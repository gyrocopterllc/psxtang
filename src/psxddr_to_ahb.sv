==> flow/design.v <==
module psxddr_to_ahb
(
    input         RESETN,
	input         DDRAM_CLK,
	output        DDRAM_BUSY,
	input   [7:0] DDRAM_BURSTCNT,
	input  [28:0] DDRAM_ADDR,
	output [63:0] DDRAM_DOUT,
	output        DDRAM_DOUT_READY,
	input         DDRAM_RD,
	input  [63:0] DDRAM_DIN,
	input   [7:0] DDRAM_BE,
	input         DDRAM_WE,
    output          HCLK,    
    output [31:0]   HADDR,         
    output [ 1:0]   HTRANS,
    output          HWRITE,
    output [ 2:0]   HSIZE,
    output [ 2:0]   HBURST,
    output [ 7:0]   HWSTRB,
    output [63:0]   HWDATA,
    input  [63:0]   HRDATA,
    input           HREADY,
    input  [ 1:0]   HRESP
);
logic [28:0] haddr_out = 0; 
logic hwrite_out = 0;
logic htrans_out = 0;
logic [63:0] hwdata_r = 0;
logic [63:0] hwdata_out = 0;
logic  [7:0] hwstrb_r = 0;
logic  [7:0] hwstrb_out = 0;
logic  [7:0] burstcnt_r = 0;
typedef enum logic [2:0] {
    IDLE,
    WRITE_ADDR,
    WRITE_DATA,
    READ_ADDR,
    READ_DATA
} ahbstate_t;
ahbstate_t c_s = IDLE;
assign HCLK = DDRAM_CLK;
assign HADDR[31:29] = 3'b000;  
assign HADDR[28: 0] = haddr_out;
assign HSIZE = 3'b011;  
assign HBURST = 3'b000;  
assign HWRITE = hwrite_out;
assign HTRANS = {htrans_out, 1'b0};
assign HWDATA = hwdata_out;
assign HWSTRB = hwstrb_out;
assign DDRAM_BUSY = (c_s == WRITE_ADDR) || (c_s == WRITE_DATA);
assign DDRAM_DOUT = HRDATA;  
assign DDRAM_DOUT_READY = (c_s == READ_DATA) & HREADY;
always_ff @(posedge DDRAM_CLK or negedge RESETN) begin
    if(!RESETN) begin
        c_s <= IDLE;
        htrans_out <= 0;
        hwrite_out <= 0;
    end else begin
        case(c_s)
        IDLE: begin
            if(DDRAM_WE) begin
                c_s <= WRITE_ADDR;
                haddr_out <= DDRAM_ADDR;
                hwrite_out <= 1;
                htrans_out <= 1;
                hwdata_r <= DDRAM_DIN;
                hwstrb_r <= DDRAM_BE;
            end
            else if(DDRAM_RD) begin
                c_s <= READ_ADDR;
                haddr_out <= DDRAM_ADDR;
                hwrite_out <= 0;
                htrans_out <= 1;
                burstcnt_r <= DDRAM_BURSTCNT;
            end
        end
        WRITE_ADDR: begin
            if(HREADY) begin
                c_s <= WRITE_DATA;
                hwrite_out <= 0;
                htrans_out <= 0;
                hwdata_out <= hwdata_r;
                hwstrb_out <= hwstrb_r;
            end
        end
        WRITE_DATA: begin
            if(HREADY) begin
                c_s <= IDLE;
            end
        end
        READ_ADDR: begin
            if(HREADY) begin
                c_s <= READ_DATA;
                if(burstcnt_r == 8'd1) 
                    htrans_out <= 0;
                else
                    haddr_out <= haddr_out + 29'd8;
            end
        end
        READ_DATA: begin
            if(HREADY) begin
                burstcnt_r <= burstcnt_r - 8'd1;
                if(burstcnt_r == 8'd1) begin
                    c_s <= IDLE;
                end else
                if(burstcnt_r == 8'd2) begin
                    c_s <= READ_DATA;
                    htrans_out <= 0;
                end
                else begin
                    c_s <= READ_DATA;
                    haddr_out <= haddr_out + 29'd8;  
                end
            end
        end
        default: begin
            c_s <= IDLE;
            hwrite_out <= 0;
            htrans_out <= 0;
        end
        endcase
    end
end
endmodule
* From RTL to reports: psxddr_to_ahb
What the tools print for psxddr_to_ahb, step after step.
Lines are those of the file above, counted from 1.
Operators: Yosys type, input widths -> output width; for muxes data width and select width s.
Cell names lack the library's common part.
The mark - stands for no value.
- Top module :: psxddr_to_ahb
- Clock input :: DDRAM_CLK
- Library :: sky130hd
- Corner :: tt_025C_1v80

* Elaborated design
Yosys after proc, flatten, opt, wreduce and memory -nomap, before mapping. Memory bits, and registers merged into a memory's read port (data or address), are not among the register bits. Print and check cells are not counted. Equal cells are merged and count once.
- $add $sub $neg :: 2
- Equality and inequality tests :: 18
- Mux-type cells :: 32
- Bitwise gates (word level) :: 3
- Reduce/logical cells :: 12
** Operators by type and width (number)
- $mux 29 :: 7
- $pmux 29 s3 :: 1
- $add 29x4->29 const B :: 1
- $mux 8 :: 3
- $ne 2x2->1 const B :: 11
- $mux 3 :: 7
- $reduce_and 8->1 :: 2
- $pmux 8 s2 :: 1
- $pmux 3 s5 :: 1
- $reduce_and 5->1 :: 2
- $mux 1 :: 10
- $reduce_and 3->1 :: 3
- $sub 8x1->8 const B :: 1
- $eq 8x1->1 const B :: 1
- $eq 8x2->1 const B :: 1
- $eq 3x2->1 const B :: 2
- $pmux 1 s5 :: 1
- $eq 3x1->1 const B :: 1
- $eq 3x3->1 const B :: 1
- $ne 3x3->1 const B :: 1
- $logic_not 3->1 :: 1
- $reduce_bool 3->1 :: 1
- $reduce_or 3->1 :: 1
- $pmux 1 s3 :: 1
- $not 1->1 :: 2
- $reduce_bool 2->1 :: 1
- $and 1x1->1 :: 1
- $logic_or 1x1->1 :: 1
- Register bits after elaboration :: 186
- Input bits :: 180
- Output and inout port bits :: 180
- Cells after elaboration :: 76

* Depth
Depth = most cells in a row (Yosys ltp): at word level without a register or memory, in the mapped netlist without a sequential cell, where the memories' decode and read muxes count.
- Depth in word-level cells :: 5
- ABC_AREA :: 0
- Gate-level depth with buffers :: 7
- Gate-level depth less buffers :: 5

* After synthesis
Yosys stat after the flow's synthesis: flattened, memories mapped to cells. It holds for the ABC_AREA given above (unset counts as 0); a run with the other value may have another netlist.
Totals and module areas in this step are rounded.
- Mapped cells :: 491
- Mapped area :: 7500 um2
- Sequential part of the area :: 5560 um2
- Mapped flip-flops :: 186
- Buffers :: 90
** Cell types
- edfxtp_1 :: number 181, total area 5.44E+03 um2
- buf_4 :: number 76, total area 570.547 um2
- o21ai_0 :: number 27, total area 135.13 um2
- nand2_1 :: number 34, total area 127.622 um2
- dfrtp_1 :: number 5, total area 125.12 um2
- a31oi_1 :: number 15, total area 93.84 um2
- nor2_1 :: number 23, total area 86.333 um2
- xnor2_1 :: number 9, total area 78.826 um2
- xor2_1 :: number 8, total area 70.067 um2
- o31ai_1 :: number 9, total area 67.565 um2
- or4_1 :: number 9, total area 67.565 um2
- and3_1 :: number 10, total area 62.56 um2
- ha_1 :: number 4, total area 50.048 um2
- and4_1 :: number 5, total area 43.792 um2
- or3_1 :: number 6, total area 37.536 um2
- nand3_1 :: number 7, total area 35.034 um2
- nand4_1 :: number 5, total area 31.28 um2
- clkbuf_1 :: number 8, total area 30.029 um2
Not listed: further types 30, cells in them 50.

Lab notebook: psxddr_to_ahb

Record of 2 stored runs of the RTL-to-layout flow on psxddr_to_ahb, platform sky130hd. The runs are unordered. Constraints: input delay and output delay 20% of the set period each, output load 0.01 pF.
"overall power" rests on the timing tool's default activity at the inputs, not on a simulated workload.
Measured values are rounded.

* Entry A
** Files
==> flow/run.sh <==
#!/bin/bash
# the make line also repeats the synthesis and layout settings of config.mk as NAME=value (left out here)
make -C /OpenROAD-flow-scripts/flow DESIGN_CONFIG=/design/flow/config.mk WORK_HOME=/design/flow/orfs CLKGATE_MAP_FILE= finish
==> flow/config.mk <==
export PLATFORM = sky130hd
export DESIGN_NAME = psxddr_to_ahb
export DESIGN_NICKNAME = psxddr_to_ahb
export VERILOG_FILES = /design/flow/design.v
export SDC_FILE = /design/flow/constraint.sdc
export NUM_CORES = 4
export LEC_CHECK = 0
export CAP_MARGIN = 20
export CELL_PAD_IN_SITES_DETAIL_PLACEMENT = 0
export CORE_MARGIN = 2
export CORE_UTILIZATION = 41
export CTS_CLUSTER_SIZE = 57
export GPL_ROUTABILITY_DRIVEN = 0
export GPL_TIMING_DRIVEN = 0
export MIN_ROUTING_LAYER = met1
export PLACE_DENSITY_LB_ADDON = 0.17
export SLEW_MARGIN = 40
export TNS_END_PERCENT = 15
==> flow/constraint.sdc <==
create_clock -name core_clock -period 10.3 [get_ports {DDRAM_CLK}]
set_input_delay 2.0600 -clock core_clock [delete_from_list [all_inputs] [get_ports {DDRAM_CLK}]]
set_output_delay 2.0600 -clock core_clock [all_outputs]
set_load 0.01 [all_outputs]
** Results
- Overall power :: 2.43 mW
- Post-route worst hold slack :: 0.417 ns
- Synthesized cell area :: 7,500 um2
- Area inside the die boundary :: 19,400 um2
- Setup TNS :: 0.000 ns
- Utilization after layout :: 0.638
- Area of the standard cells in the finished layout :: 11,500 um2
- Worst setup slack after layout :: 2.27 ns

* Entry B
** Files
==> flow/run.sh <==
#!/bin/bash
# the make line also repeats the synthesis and layout settings of config.mk as NAME=value (left out here)
make -C /OpenROAD-flow-scripts/flow DESIGN_CONFIG=/design/flow/config.mk WORK_HOME=/design/flow/orfs CLKGATE_MAP_FILE= finish
==> flow/config.mk <==
export PLATFORM = sky130hd
export DESIGN_NAME = psxddr_to_ahb
export DESIGN_NICKNAME = psxddr_to_ahb
export VERILOG_FILES = /design/flow/design.v
export SDC_FILE = /design/flow/constraint.sdc
export NUM_CORES = 4
export LEC_CHECK = 0
export ABC_AREA = 1
export CAP_MARGIN = 30
export CORE_ASPECT_RATIO = 1.25
export CORE_MARGIN = 2
export CORE_UTILIZATION = 57
export GPL_ROUTABILITY_DRIVEN = 0
export GPL_TIMING_DRIVEN = 0
export MIN_ROUTING_LAYER = met1
export PLACE_DENSITY = 0.45
export SETUP_SLACK_MARGIN = 3.1
export SLEW_MARGIN = 20
==> flow/constraint.sdc <==
create_clock -name core_clock -period 14.9 [get_ports {DDRAM_CLK}]
set_input_delay 2.9800 -clock core_clock [delete_from_list [all_inputs] [get_ports {DDRAM_CLK}]]
set_output_delay 2.9800 -clock core_clock [all_outputs]
set_load 0.01 [all_outputs]
** Results
- Overall power :: 1.72 mW
- Post-route worst hold slack :: 0.422 ns
- Synthesized cell area :: 7,670 um2
- Area inside the die boundary :: 14,400 um2
- Setup TNS :: 0.000 ns
- Utilization after layout :: 0.879
- Area of the standard cells in the finished layout :: 11,600 um2
- Worst setup slack after layout :: 3.64 ns
